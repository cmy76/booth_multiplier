==> flow/design.v <==
`timescale 1ns / 1ps
module booth(
    input[2:0]          mult_1,
    input[7:0]         mult_2,
    input[15:0]         mult_pre,
    input               clk,
    input               rst_n,
    input               en,
    output reg          rdy,
    output reg[15:0]    mult_next
);
	wire[7:0]	bmul_2;
	assign bmul_2 = (~mult_2 + 1'b1);
always @(posedge clk or negedge rst_n) begin
    if(~rst_n) begin
        mult_next <= 0;
        rdy <= 0;
    end
    else if(en) begin
        rdy <= 1;
        case({mult_1[2], mult_1[1], mult_1[0]})
        	3'b000:begin
        		mult_next <=  mult_pre;
        	end
        	3'b001:begin
        		mult_next <=  mult_pre + ({{8{mult_2[7]}},mult_2});
        	end
        	3'b010:begin
        		mult_next <=  mult_pre + ({{8{mult_2[7]}},mult_2});
        	end
        	3'b011:begin
        		mult_next <=  mult_pre + ({{8{mult_2[7]}},mult_2} << 1);
        	end
        	3'b100:begin
        		mult_next <=  mult_pre + ({{8{bmul_2[7]}},bmul_2} << 1'b1);
        	end
        	3'b101:begin
        		mult_next <=  mult_pre + ({{8{bmul_2[7]}},bmul_2});
        	end   
        	3'b110:begin
        		mult_next <=  mult_pre + ({{8{bmul_2[7]}},bmul_2});
        	end
        	3'b111:begin
        		mult_next <=  mult_pre;
        	end
        endcase
    end
    else begin
        mult_next <= 0;
        rdy <= 0;
    end
end
endmodule
`timescale 1ns / 1ps
module booth_top(
	input           clk,
    input           rst_n,
    input           en,
    input[7:0]      mult_1,
    input[7:0]      mult_2,
    output[15:0]    result,
    output			result_rdy
    );
    wire[3:0]       rdy;
    wire[15:0]      product[3:0];
	wire[15:0]			mult_long;
	assign mult_long =	{{8{1'b0}},mult_2};
	booth uut0 (
    	.mult_1({mult_1[1:0],1'b0}),
    	.mult_2(mult_2),
    	.mult_pre(0),
    	.clk(clk),
    	.rst_n(rst_n),
    	.en(en),
    	.rdy(rdy[0]),
    	.mult_next(product[0])
	);
	booth uut1 (
    	.mult_1({mult_1[3:1]}),
    	.mult_2(mult_2),
    	.mult_pre(0),
    	.clk(clk),
    	.rst_n(rst_n),
    	.en(en),
    	.rdy(rdy[1]),
    	.mult_next(product[1])
	);
	booth uut2 (
    	.mult_1({mult_1[5:3]}),
    	.mult_2(mult_2),
    	.mult_pre(0),
    	.clk(clk),
    	.rst_n(rst_n),
    	.en(en),
    	.rdy(rdy[2]),
    	.mult_next(product[2])
	);
	booth uut3 (
    	.mult_1({mult_1[7:5]}),
    	.mult_2(mult_2),
    	.mult_pre(0),
    	.clk(clk),
    	.rst_n(rst_n),
    	.en(en),
    	.rdy(rdy[3]),
    	.mult_next(product[3])
	);
	assign result = (product[3] << 6) + (product[2] << 4) + (product[1] << 2) + product[0];
	assign result_rdy = rdy[3];
endmodule
# Tool chain data of booth_top
# The steps from the RTL of booth_top to its reports follow in flow order.
# Lines are those of the file above, counted from 1.
# Library cell names are shortened.
# Not given: -
# setup
top_module,booth_top
clock,clk
library,sky130hd
corner,tt_025C_1v80

# Elaborated design
# Counts by Yosys on the flattened word-level netlist (proc, flatten, opt, wreduce). Print and check cells are left out. Cells with the same type and inputs are merged into one.
# word_totals
register_bits,53
latchBits,0
mem_bits_rw,0
rom_bits,0
clocked_rd_ports_x_width,0
n_memories,0
inputBits,19
out_inout_bits,17
word_cells,56
# classes
addsub,4
multipliers,0
div,0
cmp,0
equal,24
shift,0
n_mux,9
logic,1
n_reduce_logical,13
# ops
cell,n
14-bit parallel mux with 5-bit select,1
16-bit parallel mux with 4-bit select,1
12-bit parallel mux with 5-bit select,1
10-bit parallel mux with 5-bit select,1
16-bit adder,3
3-bit equality test (second input constant),12
2-bit OR reduction,9
3-bit by 2-bit equality test with 1-bit output (second input constant),6
16-bit two-way mux,1
14-bit two-way mux,1
3-bit logical NOT,4
12-bit two-way mux,1
10-bit two-way mux,1
3-bit by 1-bit equality test with 1-bit output (second input constant),3
8-bit by 1-bit adder with 8-bit output (second input constant),1
8-bit NOT,1
2-bit equality test (second input constant),2
2-bit by 1-bit equality test with 1-bit output (second input constant),1
1-bit two-way mux,1

# Logic depth
# Yosys ltp: most cells in a row. Word level: on the elaborated netlist, between registers, memories and ports. Mapped: between sequential cells and ports; inverters and the memories' decode and read muxes count.
# logic_depth
depth_word,4
ABC_AREA,0
depth_mapped,12
ltp_nobuf,12

# Synthesis result
# Yosys stat after the flow's synthesis: flattened, memories mapped to cells. It holds for the ABC_AREA given above (unset counts as 0); a run with the other value may have another netlist.
# Totals and module areas in this step are rounded.
# synth_totals
stdcells,424
mapped_area_um2,3525
seqArea_um2,925.9
ff_cells,37
n_buf,32
# by_type
type,n,type_area_um2
dfrtp_1,37,925.888
fa_1,19,380.365
ha_1,17,212.704
inv_1,53,198.941
a21oi_1,31,155.149
o21ai_0,29,145.139
nor2_1,33,123.869
nand2_1,31,116.362
xnor2_1,12,105.101
xor2_1,11,96.342
clkbuf_1,22,82.579
o221ai_1,8,70.067
a22oi_1,8,60.058
a211oi_1,6,45.043
a2111oi_0,5,43.792
a221o_1,4,40.038
maj3_1,4,40.038
nor2b_1,6,37.536
# Other cell types: 39; their cells: 88.
# The figures by module come from a second, unflattened synthesis with its own total; it is not the netlist above.
# unflattened
cells_unflattened,1336
hier_area_um2,10780
# Rows give one instance, submodules left out.
# modules
module,instances,cells,mod_area_um2,mod_seq_area_um2
booth,4,297,2394,425.4
booth_top,1,148,1207,0.0

# Worst setup path after synthesis
# OpenSTA on the mapped netlist: ideal clock, no wires. The path of least setup slack (recovery checks aside). Input and output delay are each 20% of the period. Register names are those of the netlist, which keeps one name where synthesis merged equal registers.
# synth_path
path_kind,register to output
from,reg uut0.mult_next[6]
to,out result[14]
tclk_ps,4950
output_delay_ps,990
t_first_pin_ps,0
arrival_time_ps,2847
t_required_ps,3960
setup_slack_ps,1113
path_delay_ps,2847
path_stages,11
path_buffers,0
synth_period_reached_ps,3837
# "path_delay_ps" = arrival - input delay + setup time.
# At an output port there is no setup time.
# "path_stages": output pins that drive a net of the path, with the launching flip-flop's if there is one; two outputs of one cell count as two.
# "synth_period_reached_ps" = period - worst setup slack (recovery checks aside). The figure is calculated, with input and output delays left at 20% of the set period.
# The rows between start and end are the longest chain of elaborated cells between them; the timing report does not say that the signal goes this way. Where chains are equally long, one stands for them.
# A line is the first line of the expression or statement that the cell stems from. Yosys adds cells for indexed reads and writes and turns some case tables into memories.
# At most two assigning lines are given for a register; there are more.
# synth_between
path_cell_list,dfrtp_1 inv_1 fa_1 inv_1 fa_1 ha_1 nor2b_1 o31a_1 o21ai_0 a21oi_1 or3b_2
elab_chain_cells,1
cells_between,1
cone_lines,1
classes_between,1 x add/sub
# synth_lines
element,line_no,source
start: declaration,10,output reg[15:0]    mult_next
start: assignment,23,mult_next <= mult_pre;
start: assignment,26,"mult_next <= mult_pre + ({{8{mult_2[7]}},mult_2});"
16-bit adder,108,
end: declaration,61,"output[15:0]    result,"

# Timing after layout
# Path of least setup slack in the final report of record 1 (OpenROAD, finished layout, wires in). Where an end is a register, its clock arrival counts in the times.
# The path's times are printed in steps of 10 ps; the period is the one set.
# layout_path
path_kind,register to output
from,reg uut0.mult_next[14]
to,out result[15]
tclk_ps,7130
output_delay_ps,1430
t_first_pin_ps,270
arrival_time_ps,3780
t_required_ps,5700
setup_slack_ps,1930
path_stages,12
path_buffers,1
# The rows between start and end are the longest chain of elaborated cells between them; the timing report does not say that the signal goes this way. Where chains are equally long, one stands for them.
# At most two assigning lines are given for a register; there are more.
# layout_between
path_cell_list,dfrtp_1 inv_1 fa_1 fa_1 inv_1 ha_1 a21oi_1 o21ai_0 o41ai_1 o41ai_1 xnor2_1 clkdlybuf4s50_1
elab_chain_cells,1
cells_between,1
cone_lines,1
classes_between,1 x add/sub
# layout_lines
element,line_no,source
start: declaration,10,output reg[15:0]    mult_next
start: assignment,23,mult_next <= mult_pre;
start: assignment,26,"mult_next <= mult_pre + ({{8{mult_2[7]}},mult_2});"
16-bit adder,108,
end: declaration,61,"output[15:0]    result,"

# Record of 2 stored runs of the RTL-to-layout flow on booth_top, platform sky130hd. The runs are unordered. Constraints: input delay and output delay 20% of the set period each, output load 0.01 pF.
# "timing.achieved_period_ps" = clock period - worst setup slack. The figure is calculated, with input and output delays left at 20% of the set period.
# "critical_path_time_ps": the worst setup path's part of the clock period (all of it between registers, 20% less for each end at a port) less its slack. A launch clock that arrives late makes it longer, a capture clock that arrives late makes it shorter.
# By "power_total_uw" is meant OpenSTA's value without simulated activity: inputs other than the clock are taken to toggle once in ten clock periods, and the tool carries that through the logic.
# "critical_path_time_ps" is known to 10 ps.
# The results are shown rounded.
# Among the settings, n/a means not set for that run.
setting or result,record 1,record 2
period_ns,7.13,4.11
CORE_UTILIZATION,42,50
PLACE_DENSITY_LB_ADDON,0.06,0.14
CAP_MARGIN,35,20
SLEW_MARGIN,10,30
MAX_ROUTING_LAYER,met5,n/a
CORE_MARGIN,2,2
SETUP_SLACK_MARGIN,n/a,0.89
CTS_CLUSTER_SIZE,n/a,45
CTS_CLUSTER_DIAMETER,n/a,85
yosys_chip_area_um2,3525,3525
final_die_area_um2,9140,7737
final_stdcell_area_um2,3990,4436
utilization_frac,0.488,0.653
final_setup_ws_ps,1928,153
tns_ps,0,0
power_total_uw,750.1,1540
timing.achieved_period_ps,5202,3957
critical_path_time_ps,3780,3130
path_kind,register to output,register to output
